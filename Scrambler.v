==> flow/design.v <==
module Scrambler(
  input         clock,
  input         reset,
  input  [63:0] io_in,
  output [63:0] io_out
);
  reg [63:0] z1;  
  reg [63:0] z2;  
  reg [63:0] z3;  
  reg [63:0] z4;  
  reg [63:0] z5;  
  reg [63:0] z6;  
  reg [63:0] z7;  
  reg [63:0] z8;  
  reg [63:0] z9;  
  reg [63:0] z10;  
  reg [63:0] z11;  
  reg [63:0] z12;  
  reg [63:0] z13;  
  reg [63:0] z14;  
  reg [63:0] z15;  
  reg [63:0] z16;  
  reg [63:0] z17;  
  reg [63:0] z18;  
  reg [63:0] z19;  
  reg [63:0] z20;  
  reg [63:0] z21;  
  reg [63:0] z22;  
  reg [63:0] z23;  
  wire [63:0] y0 = z18 + z23;  
  assign io_out = y0 + io_in;  
  always @(posedge clock) begin
    z1 <= io_out;  
    z2 <= z1;  
    z3 <= z2;  
    z4 <= z3;  
    z5 <= z4;  
    z6 <= z5;  
    z7 <= z6;  
    z8 <= z7;  
    z9 <= z8;  
    z10 <= z9;  
    z11 <= z10;  
    z12 <= z11;  
    z13 <= z12;  
    z14 <= z13;  
    z15 <= z14;  
    z16 <= z15;  
    z17 <= z16;  
    z18 <= z17;  
    z19 <= z18;  
    z20 <= z19;  
    z21 <= z20;  
    z22 <= z21;  
    z23 <= z22;  
  end
endmodule
Step by step through the tools: Scrambler. Tool output for the design above, in the order of the flow. Lines are those of the file above, counted from 1. Operators carry their Yosys type and port widths (W data, S select, Z words). Cell names lack the library's common part. A cell with n/a has no value.

Design top: Scrambler. Clock input: clock. Standard-cell library: sky130hd. Corner: tt_025C_1v80.

Word-level counts. Yosys after proc, flatten, opt, wreduce and memory -nomap, before mapping. Enables and synchronous resets that opt folds into registers are not counted as muxes. Memory bits, and registers merged into a memory's read port (data or address), are not among the register bits. Print and check cells are not counted. Equal cells are merged and count once.

The entry for add/subtract/negate cells reads 2.

Operator list (count): $add A64 B64 Y64 (2).

Under register bits stands 1472. Under bits of input ports stands 66. The entry for output and inout port bits reads 64. Under word-level cells stands 25.

Longest topological paths. Longest topological path by Yosys (ltp), each cell counted once; first at word level (registers and memories cut), then after technology mapping (sequential cells cut; the memories' decode and read muxes count).

Depth in word-level cells: 2. The figure for ABC_AREA is 0. The entry for gate-level depth with buffers reads 13. For depth with buffers taken out the number is 13.

Netlist. Yosys stat after the flow's synthesis: flattened, memories mapped to cells. It holds for the ABC_AREA given above (unset counts as 0); a run with the other value may have another netlist. The area totals of this step are shown rounded.

Cell types: dfxtp_1 (count 1472, total area 2.95E+04 um^2); fa_1 (count 64, total area 1.28E+03 um^2); ha_1 (count 62, total area 775.744 um^2); a21oi_1 (count 83, total area 415.398 um^2); xnor2_1 (count 43, total area 376.611 um^2); nand2_1 (count 57, total area 213.955 um^2); o21ai_0 (count 42, total area 210.202 um^2); a21o_1 (count 26, total area 195.187 um^2); xor2_1 (count 20, total area 175.168 um^2); nor2_1 (count 34, total area 127.622 um^2); nand4_1 (count 16, total area 100.096 um^2); o21bai_1 (count 11, total area 82.579 um^2); a31oi_1 (count 13, total area 81.328 um^2); buf_2 (count 15, total area 75.072 um^2); o211ai_1 (count 10, total area 75.072 um^2); nand3_1 (count 14, total area 70.067 um^2); and3_1 (count 11, total area 68.816 um^2); inv_1 (count 18, total area 67.565 um^2).

Not listed: further types 43, cells in them 97.

For cells in the netlist the number is 2108. The figure for synthesis area is 35000 um^2. Under sequential area stands 29000 um^2. The entry for mapped flip-flops reads 1472. The figure for buffers is 20.

Path before layout. Path of least setup slack by OpenSTA after synthesis, without wires, with an ideal clock, recovery checks aside; 20% of the period is set as input and as output delay. Where synthesis merged equal registers, the netlist keeps one of their names.

Path kind: input to output. Start point: in io_in[1]. End point: out io_out[55]. Period: 9.76 ns. The figure for external input delay is 1.952 ns. External output delay: 1.952 ns. Under time at the first pin stands 1.952 ns. The figure for arrival is 4.606 ns. Required time: 7.808 ns. Under setup slack stands 3.202 ns. Under delay of the path stands 2.654 ns. For driving pins on the path the number is 11. For path buffers the number is 0. For synthesis period reached the number is 6.558 ns.

"delay of the path" is the arrival time less input delay plus setup time. At an output port there is no setup time. "driving pins on the path" counts driving pins, that of a launching flip-flop among them; a cell with two outputs on the path counts twice. "synthesis period reached" = period - worst setup slack (recovery checks aside). The figure is calculated, with input and output delays left at 20% of the set period. The rows between start and end are the longest chain of elaborated cells between them; the timing report does not say that the signal goes this way. Where chains are equally long, one stands for them. Each line given opens the expression or statement behind the cell; cells for indexed reads and writes are added by Yosys, which also makes memories of some case tables.

Cell sequence: fa_1 > ha_1 > fa_1 > a211oi_2 > o211ai_1 > a21bo_1 > a31o_4 > a31oi_4 > o21ai_4 > a41oi_2 > xnor2_1. Under cells in the longest elaborated chain stands 1. Elaborated cells between the ends (all ways): 1. The figure for source lines of those cells is 1. Those cells by class: add/sub (1).

Ends and longest elaborated chain, after synthesis: from (decl) (RTL line 4) `input  [63:0] io_in,`; $add A64 B64 Y64 (RTL line 31) `assign io_out = y0 + io_in;`; to (decl) (RTL line 5) `output [63:0] io_out`.

Timing after layout. Path of least setup slack in the final report of flow run A (OpenROAD, finished layout, wires in). Where an end is a register, its clock arrival counts in the times.

Path kind: input to output. Start point: in io_in[41]. End point: out io_out[56]. Period: 6.19 ns. The figure for external input delay is 1.24 ns. External output delay: 1.24 ns. Under time at the first pin stands 1.24 ns. The figure for arrival is 4.81 ns. Required time: 4.95 ns. Under setup slack stands 0.15 ns. For driving pins on the path the number is 14. For path buffers the number is 4.

The rows between start and end are the longest chain of elaborated cells between them; the timing report does not say that the signal goes this way. Where chains are equally long, one stands for them.

Cell sequence: clkdlybuf4s50_1 > fa_1 > ha_1 > a21oi_1 > o21a_1 > o221a_2 > o21a_1 > a31oi_1 > o21ai_2 > buf_4 > o21ai_2 > xor2_1 > buf_4 > clkdlybuf4s50_1. Under cells in the longest elaborated chain stands 1. Elaborated cells between the ends (all ways): 1. The figure for source lines of those cells is 1. Those cells by class: add/sub (1).

Ends and longest elaborated chain, after layout: from (decl) (RTL line 4) `input  [63:0] io_in,`; $add A64 B64 Y64 (RTL line 31) `assign io_out = y0 + io_in;`; to (decl) (RTL line 5) `output [63:0] io_out`.

Data sheet: physical implementation of Scrambler

Scrambler through Yosys and OpenROAD on sky130hd: 2 stored runs, unordered, with their settings and measured results. The constraints put input and output delay at 20% of the set period each and load the outputs with 0.01 pF. "achieved period" = clock period - worst setup slack. The figure is calculated, with input and output delays left at 20% of the set period. "time used up by the worst setup path" = time allowed to the worst setup path (clock period - input delay - output delay, where it has them) - its slack; a late launch clock adds to it, a late capture clock takes from it. Measured values are rounded.

Flow run A has these settings: period_ns 6.19; CAP_MARGIN 20; CORE_MARGIN 2; CORE_UTILIZATION 40; SLEW_MARGIN 20. The standard-cell area of the final layout stands at 44000 um^2. The measured time used up by the worst setup path is 3.57 ns. Worst setup path type: input to output. The die area reads 89000 um^2. The achieved period reads 6.044 ns. The worst hold slack in the final report comes to 0.31 ns. For the cell area after synthesis the run shows 35000 um^2. For the worst setup slack after layout the run shows 0.15 ns.

Flow run B has these settings: period_ns 6.53; CORE_UTILIZATION 64; SETUP_SLACK_MARGIN 0.98; PLACE_DENSITY 0.43; CORE_ASPECT_RATIO 0.51; TNS_END_PERCENT 15; GPL_TIMING_DRIVEN 1; GPL_ROUTABILITY_DRIVEN 0; CTS_CLUSTER_SIZE 44; SLEW_MARGIN 5; CAP_MARGIN 20; CORE_MARGIN 2. The standard-cell area of the final layout stands at 43000 um^2. The measured time used up by the worst setup path is 3.31 ns. Worst setup path type: input to output. The die area reads 56000 um^2. The achieved period reads 5.925 ns. The worst hold slack in the final report comes to 0.30 ns. For the cell area after synthesis the run shows 35000 um^2. For the worst setup slack after layout the run shows 0.60 ns.
